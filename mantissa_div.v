==> flow/design.v <==
module cla_8bit(
    input [7:0] A, B,
    input c0,
    output [7:0] S,
    output c_out
    );
    wire c1, c2, c3, c4, c5, c6, c7, c8;
    wire p0, p1, p2, p3, p4, p5, p6, p7;
    wire g0, g1, g2, g3, g4, g5, g6, g7;
    and And0(g0, A[0], B[0]);
    and And1(g1, A[1], B[1]);
    and And2(g2, A[2], B[2]);
    and And3(g3, A[3], B[3]);
    and And4(g4, A[4], B[4]);
    and And5(g5, A[5], B[5]);
    and And6(g6, A[6], B[6]);
    and And7(g7, A[7], B[7]);
    or Or0(p0, A[0], B[0]);
    or Or1(p1, A[1], B[1]);
    or Or2(p2, A[2], B[2]);
    or Or3(p3, A[3], B[3]);
    or Or4(p4, A[4], B[4]);
    or Or5(p5, A[5], B[5]);
    or Or6(p6, A[6], B[6]);
    or Or7(p7, A[7], B[7]);
    wire c1a1;
    and c1and1(c1a1, p0, c0);
    or  c1or1(c1, c1a1, g0);
    xor s0xor1(S[0], A[0], B[0], c0);
    wire c2a2, c2a1;
    and c2and1(c2a1, p1, g0);
    and c2and2(c2a2, p1, p0, c0);
    or  c2or1(c2, c2a2, c2a1, g1);
    xor s1xor1(S[1], A[1], B[1], c1);
    wire c3a3, c3a2, c3a1;
    and c3and1(c3a1, p2, g1);
    and c3and2(c3a2, p2, p1, g0);
    and c3and3(c3a3, p2, p1, p0, c0);
    or  c3or1(c3, c3a3, c3a2, c3a1, g2);
    xor s2xor1(S[2], A[2], B[2], c2);
    wire c4a4, c4a3, c4a2, c4a1;
    and c4and1(c4a1, p3, g2);
    and c4and2(c4a2, p3, p2, g1);
    and c4and3(c4a3, p3, p2, p1, g0);
    and c4and4(c4a4, p3, p2, p1, p0, c0);
    or  c4or1(c4, c4a4, c4a3, c4a2, c4a1, g3);
    xor s3xor1(S[3], A[3], B[3], c3);
    wire c5a5, c5a4, c5a3, c5a2, c5a1;
    and c5and1(c5a1, p4, g3);
    and c5and2(c5a2, p4, p3, g2);
    and c5and3(c5a3, p4, p3, p2, g1);
    and c5and4(c5a4, p4, p3, p2, p1, g0);
    and c5and5(c5a5, p4, p3, p2, p1, p0, c0);
    or  c5or1(c5, c5a5, c5a4, c5a3, c5a2, c5a1, g4);
    xor s4xor1(S[4], A[4], B[4], c4);
    wire c6a6, c6a5, c6a4, c6a3, c6a2, c6a1;
    and c6and1(c6a1, p5, g4);
    and c6and2(c6a2, p5, p4, g3);
    and c6and3(c6a3, p5, p4, p3, g2);
    and c6and4(c6a4, p5, p4, p3, p2, g1);
    and c6and5(c6a5, p5, p4, p3, p2, p1, g0);
    and c6and6(c6a6, p5, p4, p3, p2, p1, p0, c0);
    or  c6or1(c6, c6a6, c6a5, c6a4, c6a3, c6a2, c6a1, g5);
    xor s5xor1(S[5], A[5], B[5], c5);
    wire c7a7, c7a6, c7a5, c7a4, c7a3, c7a2, c7a1;
    and c7and1(c7a1, p6, g5);
    and c7and2(c7a2, p6, p5, g4);
    and c7and3(c7a3, p6, p5, p4, g3);
    and c7and4(c7a4, p6, p5, p4, p3, g2);
    and c7and5(c7a5, p6, p5, p4, p3, p2, g1);
    and c7and6(c7a6, p6, p5, p4, p3, p2, p1, g0);
    and c7and7(c7a7, p6, p5, p4, p3, p2, p1, p0, c0);
    or  c7or1(c7, c7a7, c7a6, c7a5, c7a4, c7a3, c7a2, c7a1, g6);
    xor s6xor1(S[6], A[6], B[6], c6);
    wire c8a8, c8a7, c8a6, c8a5, c8a4, c8a3, c8a2, c8a1;
    and c8and1(c8a1, p7, g6);
    and c8and2(c8a2, p7, p6, g5);
    and c8and3(c8a3, p7, p6, p5, g4);
    and c8and4(c8a4, p7, p6, p5, p4, g3);
    and c8and5(c8a5, p7, p6, p5, p4, p3, g2);
    and c8and6(c8a6, p7, p6, p5, p4, p3, p2, g1);
    and c8and7(c8a7, p7, p6, p5, p4, p3, p2, p1, g0);
    and c8and8(c8a7, p7, p6, p5, p4, p3, p2, p1, p0, c0);
    or  c8or1(c8, c8a8, c8a7, c8a6, c8a5, c8a4, c8a3, c8a2, c8a1, g7);
    xor s8xor1(S[7], A[7], B[7], c7);
    assign c_out = c8;
endmodule
module dff(
    input d,
    input en,
    input clr,
    input clk,
    output reg q
);
    always @(posedge clk or posedge clr) begin
        if (clr)
            q <= 0;
        else if (en)
            q <= d;
    end
endmodule
module mantissa_div(
    input [13:0] dividend,
    input [6:0] divisor,
    input ctrl_div,
    input clk,
    output wire [6:0] quotient,
    output ready
);
    wire [15:0] RQ_in, RQ_out;
    register #(.WIDTH(16)) RQ(.out(RQ_out), .in(RQ_in), .clk(clk), .clr(1'b0), .en(1'b1));
    assign RQ_in = ctrl_div ? {2'b00, dividend} : {cla_out[7:0], RQ_out[6:1], ~cla_out[7], 1'b0};
    wire [7:0] cla_out, cla_B_in;
    wire c0_in;
    assign {c0_in, cla_B_in} = RQ_out[15] ? {1'b0, 1'b0, divisor} : {1'b1, 1'b1, ~divisor[6:0]};
    cla_8bit cla(.S(cla_out), .A(RQ_out[14:7]), .B(cla_B_in), .c0(c0_in));
    assign quotient = RQ_out[7:1];
    reg [3:0] counter;
    always @(posedge clk) begin
        if (ctrl_div) 
            counter <= 0;
        else 
            counter <= counter + 1;
    end
    assign ready = (counter == 7) ? 1 : 0;
endmodule
module register #(
    parameter WIDTH = 11
)(
    input [WIDTH-1:0] in,
    input clk,
    input clr,
    input en,
    output wire [WIDTH-1:0] out
);
    genvar i;
    generate
        for (i = 0; i < WIDTH; i = i + 1) begin
            dff flip_flop(.q(out[i]), .d(in[i]), .clk(clk), .clr(clr), .en(en));
        end
    endgenerate
endmodule
## Tool chain data of mantissa_div

Tool output for the design above, in the order of the flow.
Line numbers count from 1 in the design file above.
A cell with -- has no value.

- Design top: mantissa_div
- Clock port: clk
- Library: sky130hd
- Timing corner: tt_025C_1v80

## After elaboration

Yosys after proc, flatten, opt, wreduce and memory -nomap, before mapping. Memory bits, and registers merged into a memory's read port (data or address), are not among the register bits. Print and check cells are not counted. Equal cells are merged and count once.

- Input port bits: 23
- Bits in registers: 19
- Output and inout port bits: 8
- Elaborated cells: 130

- $add $sub $neg: 1
- Equality and inequality tests: 1
- Bitwise operators: 109
- Multiplexer cells: 3

Operators by type and width:

| cell | number |
|---|---|
| 1-bit bitwise AND | 56 |
| 1-bit OR | 35 |
| 1-bit bitwise XOR | 16 |
| 14-bit 2-to-1 mux | 1 |
| 9-bit 2-to-1 mux | 1 |
| 7-bit NOT | 1 |
| 4-bit by 1-bit adder with 4-bit output (second input constant) | 1 |
| 4-bit by 3-bit == test with 1-bit output (second input constant) | 1 |
| 1-bit NOT | 1 |
| 1-bit 2-to-1 mux | 1 |

## Longest topological paths

Depth = most cells in a row (Yosys ltp): at word level without a register or memory, in the mapped netlist without a sequential cell, where the memories' decode and read muxes count.

- Depth in word-level cells: 20
- ABC_AREA: 0
- Gate-level depth with buffers: 9
- Depth with buffers taken out: 8

## Mapped cells and area

The flow's flattened synthesis, as Yosys stat reports it; memories are mapped. The netlist is that of the ABC_AREA named above (0 if unset); the other value can give another one.

- Buffer cells: 11
- Mapped cells: 125
- Mapped flip-flops: 19
- Synthesis area: 1159.9 sq um
- Sequential part of the area: 380.4 sq um

Cell types:

| type | number | area in all (sq um) |
|---|---|---|
| sky130_fd_sc_hd__dfxtp_1 | 19 | 380.365 |
| sky130_fd_sc_hd__ha_1 | 15 | 187.68 |
| sky130_fd_sc_hd__xor2_1 | 12 | 105.101 |
| sky130_fd_sc_hd__mux2_2 | 6 | 67.565 |
| sky130_fd_sc_hd__inv_1 | 16 | 60.058 |
| sky130_fd_sc_hd__buf_4 | 7 | 52.55 |
| sky130_fd_sc_hd__xnor2_1 | 5 | 43.792 |
| sky130_fd_sc_hd__nand2_1 | 8 | 30.029 |
| sky130_fd_sc_hd__o21ai_0 | 4 | 20.019 |
| sky130_fd_sc_hd__nor2_1 | 5 | 18.768 |
| sky130_fd_sc_hd__nor2b_1 | 3 | 18.768 |
| sky130_fd_sc_hd__o21bai_4 | 1 | 18.768 |
| sky130_fd_sc_hd__a2111oi_2 | 1 | 15.014 |
| sky130_fd_sc_hd__a21oi_1 | 3 | 15.014 |
| sky130_fd_sc_hd__o21ai_1 | 3 | 15.014 |
| sky130_fd_sc_hd__o21bai_1 | 2 | 15.014 |
| sky130_fd_sc_hd__a211oi_2 | 1 | 12.512 |
| sky130_fd_sc_hd__nand2b_1 | 2 | 12.512 |

Not listed: further types 9, cells in them 12.
By module: a second synthesis without flattening, with its own total; a netlist apart from the flattened one above.

- Cells (unflattened synthesis): 155
- Area (unflattened synthesis): 1615.3 sq um

Each row is one instance without its submodules.

By module:

| module | cells | times used | area (sq um) | sequential area (sq um) |
|---|---|---|---|---|
| dff | 3 | 16 | 43.8 | 25.0 |
| cla_8bit | 63 | 1 | 500.5 | 0.0 |
| mantissa_div | 44 | 1 | 414.1 | 80.1 |
| register (WIDTH=16) | 0 | 1 | 0.0 | 0.0 |

## Path before layout

OpenSTA on the mapped netlist: ideal clock, no wires. The path of least setup slack (recovery checks aside). Input and output delay are each 20% of the period. Register names are those of the netlist, which keeps one name where synthesis merged equal registers.

- Path kind: register -> register
- Start: reg RQ.genblk1[15].flip_flop.q
- End: reg RQ.genblk1[13].flip_flop.q
- Data arrival time: 2.079 ns
- Stages on the path: 10
- Data required time: 2.709 ns
- Period: 2.83 ns
- Setup time: 0.121 ns
- Time at the first pin: 0.000 ns
- Path buffers: 1
- Delay of the path: 2.200 ns
- Path slack: 0.630 ns
- Synthesis period reached: 2.2 ns

"delay of the path" is the arrival time less input delay plus setup time.
"stages on the path" counts driving pins, that of a launching flip-flop among them; a cell with two outputs on the path counts twice.
"synthesis period reached" = period - worst setup slack (recovery checks aside). The figure is calculated, with input and output delays left at 20% of the set period.
The rows between start and end are the longest chain of elaborated cells between them; the timing report does not say that the signal goes this way. Where chains are equally long, one stands for them.
Each line given opens the expression or statement behind the cell; cells for indexed reads and writes are added by Yosys, which also makes memories of some case tables.

- Cell sequence: sky130_fd_sc_hd__dfxtp_1 > sky130_fd_sc_hd__buf_2 > sky130_fd_sc_hd__xor2_1 > sky130_fd_sc_hd__inv_1 > sky130_fd_sc_hd__ha_1 > sky130_fd_sc_hd__nor3b_1 > sky130_fd_sc_hd__a2111oi_2 > sky130_fd_sc_hd__o21bai_1 > sky130_fd_sc_hd__xor2_1 > sky130_fd_sc_hd__mux2_2
- Length of the longest elaborated chain: 14
- Elaborated cells between the ends (all ways): 28
- Classes of those cells: 2 x mux; 26 x logic

Ends and longest elaborated chain, post-synthesis:

| item | line | RTL |
|---|---|---|
| start: declaration | 93 | `output reg q` |
| start: assignment | 97 | `q <= 0;` |
| start: assignment | 99 | `q <= d;` |
| 9-bit 2-to-1 mux | 115 | `assign {c0_in, cla_B_in} = RQ_out[15] ? {1'b0, 1'b0, divisor} : {1'b1, 1'b1, ~divisor[6:0]};` |
| 1-bit OR | 22 | `or Or4(p4, A[4], B[4]);` |
| 1-bit bitwise AND x5 | 53 | `and c5and5(c5a5, p4, p3, p2, p1, p0, c0);` |
| 1-bit OR x5 | 54 | `or  c5or1(c5, c5a5, c5a4, c5a3, c5a2, c5a1, g4);` |
| 1-bit bitwise XOR | 64 | `xor s5xor1(S[5], A[5], B[5], c5);` |
| 14-bit 2-to-1 mux | 112 | `assign RQ_in = ctrl_div ? {2'b00, dividend} : {cla_out[7:0], RQ_out[6:1], ~cla_out[7], 1'b0};` |
| end: assignment | 97 |  |
| end: assignment | 99 |  |
| end: declaration | 93 |  |

## Path in the finished layout

From the final timing report of run 1: the path of least setup slack in the routed layout; clock arrival at registers is part of the times.

- Path kind: input -> register
- Start: in divisor[1]
- End: reg RQ.genblk1[13].flip_flop.q
- Data required time: 3.81 ns
- Path buffers: 1
- Data arrival time: 2.79 ns
- Input delay: 0.72 ns
- Time at the first pin: 0.72 ns
- Stages on the path: 9
- Period: 3.62 ns
- Path slack: 1.03 ns
- Setup time: 0.10 ns

The rows between start and end are the longest chain of elaborated cells between them; the timing report does not say that the signal goes this way. Where chains are equally long, one stands for them.

- Cell sequence: sky130_fd_sc_hd__clkdlybuf4s50_1 > sky130_fd_sc_hd__xor2_1 > sky130_fd_sc_hd__inv_1 > sky130_fd_sc_hd__ha_1 > sky130_fd_sc_hd__nor3b_1 > sky130_fd_sc_hd__a2111oi_2 > sky130_fd_sc_hd__o21bai_1 > sky130_fd_sc_hd__xor2_1 > sky130_fd_sc_hd__mux2_2
- Length of the longest elaborated chain: 13
- Elaborated cells between the ends (all ways): 16
- Classes of those cells: 2 x mux; 14 x logic

Ends and longest elaborated chain, after layout:

| item | line | RTL |
|---|---|---|
| start: declaration | 104 | `input [6:0] divisor,` |
| 7-bit NOT | 115 | `assign {c0_in, cla_B_in} = RQ_out[15] ? {1'b0, 1'b0, divisor} : {1'b1, 1'b1, ~divisor[6:0]};` |
| 9-bit 2-to-1 mux | 115 |  |
| 1-bit OR | 19 | `or Or1(p1, A[1], B[1]);` |
| 1-bit bitwise AND x3 | 53 | `and c5and5(c5a5, p4, p3, p2, p1, p0, c0);` |
| 1-bit OR x5 | 54 | `or  c5or1(c5, c5a5, c5a4, c5a3, c5a2, c5a1, g4);` |
| 1-bit bitwise XOR | 64 | `xor s5xor1(S[5], A[5], B[5], c5);` |
| 14-bit 2-to-1 mux | 112 | `assign RQ_in = ctrl_div ? {2'b00, dividend} : {cla_out[7:0], RQ_out[6:1], ~cla_out[7], 1'b0};` |
| end: assignment | 97 | `q <= 0;` |
| end: assignment | 99 | `q <= d;` |
| end: declaration | 93 | `output reg q` |

Hand-over note for mantissa_div

2 stored runs of mantissa_div in the flow (synthesis by Yosys, layout by OpenROAD, sky130hd cells), in arbitrary order. Constraints: input delay and output delay 20% of the set period each, output load 0.01 pF.
"clock period reached" = clock period - worst setup slack. The figure is calculated, with input and output delays left at 20% of the set period.
"total power after layout" rests on the timing tool's default activity at the inputs, not on a simulated workload.

### Run 1

==> flow/run.sh <==
#!/bin/bash
# the make line also repeats the synthesis and layout settings of config.mk as NAME=value (left out here)
make -C /OpenROAD-flow-scripts/flow DESIGN_CONFIG=/design/flow/config.mk WORK_HOME=/design/flow/orfs CLKGATE_MAP_FILE= finish
==> flow/config.mk <==
export PLATFORM = sky130hd
export DESIGN_NAME = mantissa_div
export DESIGN_NICKNAME = mantissa_div
export VERILOG_FILES = /design/flow/design.v
export SDC_FILE = /design/flow/constraint.sdc
export NUM_CORES = 4
export LEC_CHECK = 0
export ABC_AREA = 0
export CAP_MARGIN = 20
export CORE_MARGIN = 9
export CORE_UTILIZATION = 43
export CTS_CLUSTER_DIAMETER = 27
export MAX_ROUTING_LAYER = met5
export SLEW_MARGIN = 20
export TNS_END_PERCENT = 5
==> flow/constraint.sdc <==
create_clock -name core_clock -period 3.62 [get_ports {clk}]
set_input_delay 0.7240 -clock core_clock [delete_from_list [all_inputs] [get_ports {clk}]]
set_output_delay 0.7240 -clock core_clock [all_outputs]
set_load 0.01 [all_outputs]

Results of run 1:
- Setup slack of the critical path: 1.027 ns
- Smallest hold slack: 0.439 ns
- Cell area after synthesis: 1159.9 sq um
- Die footprint: 4890.9 sq um
- Final utilization: 0.579
- Total power after layout: 0.9785 mW
- Clock period reached: 2.593 ns
- Final setup TNS: 0.000 ns

### Run 2

==> flow/run.sh <==
#!/bin/bash
# the make line also repeats the synthesis and layout settings of config.mk as NAME=value (left out here)
make -C /OpenROAD-flow-scripts/flow DESIGN_CONFIG=/design/flow/config.mk WORK_HOME=/design/flow/orfs CLKGATE_MAP_FILE= finish
==> flow/config.mk <==
export PLATFORM = sky130hd
export DESIGN_NAME = mantissa_div
export DESIGN_NICKNAME = mantissa_div
export VERILOG_FILES = /design/flow/design.v
export SDC_FILE = /design/flow/constraint.sdc
export NUM_CORES = 4
export LEC_CHECK = 0
export CAP_MARGIN = 40
export CORE_ASPECT_RATIO = 1.32
export CORE_MARGIN = 2
export CORE_UTILIZATION = 28
export CTS_CLUSTER_SIZE = 90
export GPL_TIMING_DRIVEN = 0
export HOLD_SLACK_MARGIN = -0.09
export MIN_ROUTING_LAYER = met1
export PLACE_DENSITY_LB_ADDON = 0.16
export SETUP_SLACK_MARGIN = -0.07
export SLEW_MARGIN = 10
export TNS_END_PERCENT = 45
==> flow/constraint.sdc <==
create_clock -name core_clock -period 1.27 [get_ports {clk}]
set_input_delay 0.2540 -clock core_clock [delete_from_list [all_inputs] [get_ports {clk}]]
set_output_delay 0.2540 -clock core_clock [all_outputs]
set_load 0.01 [all_outputs]

Results of run 2:
- Setup slack of the critical path: -0.861 ns
- Smallest hold slack: 0.434 ns
- Cell area after synthesis: 1159.9 sq um
- Die footprint: 4678.3 sq um
- Final utilization: 0.458
- Total power after layout: 3.784 mW
- Clock period reached: 2.131 ns
- Final setup TNS: -4.692 ns

End of note.
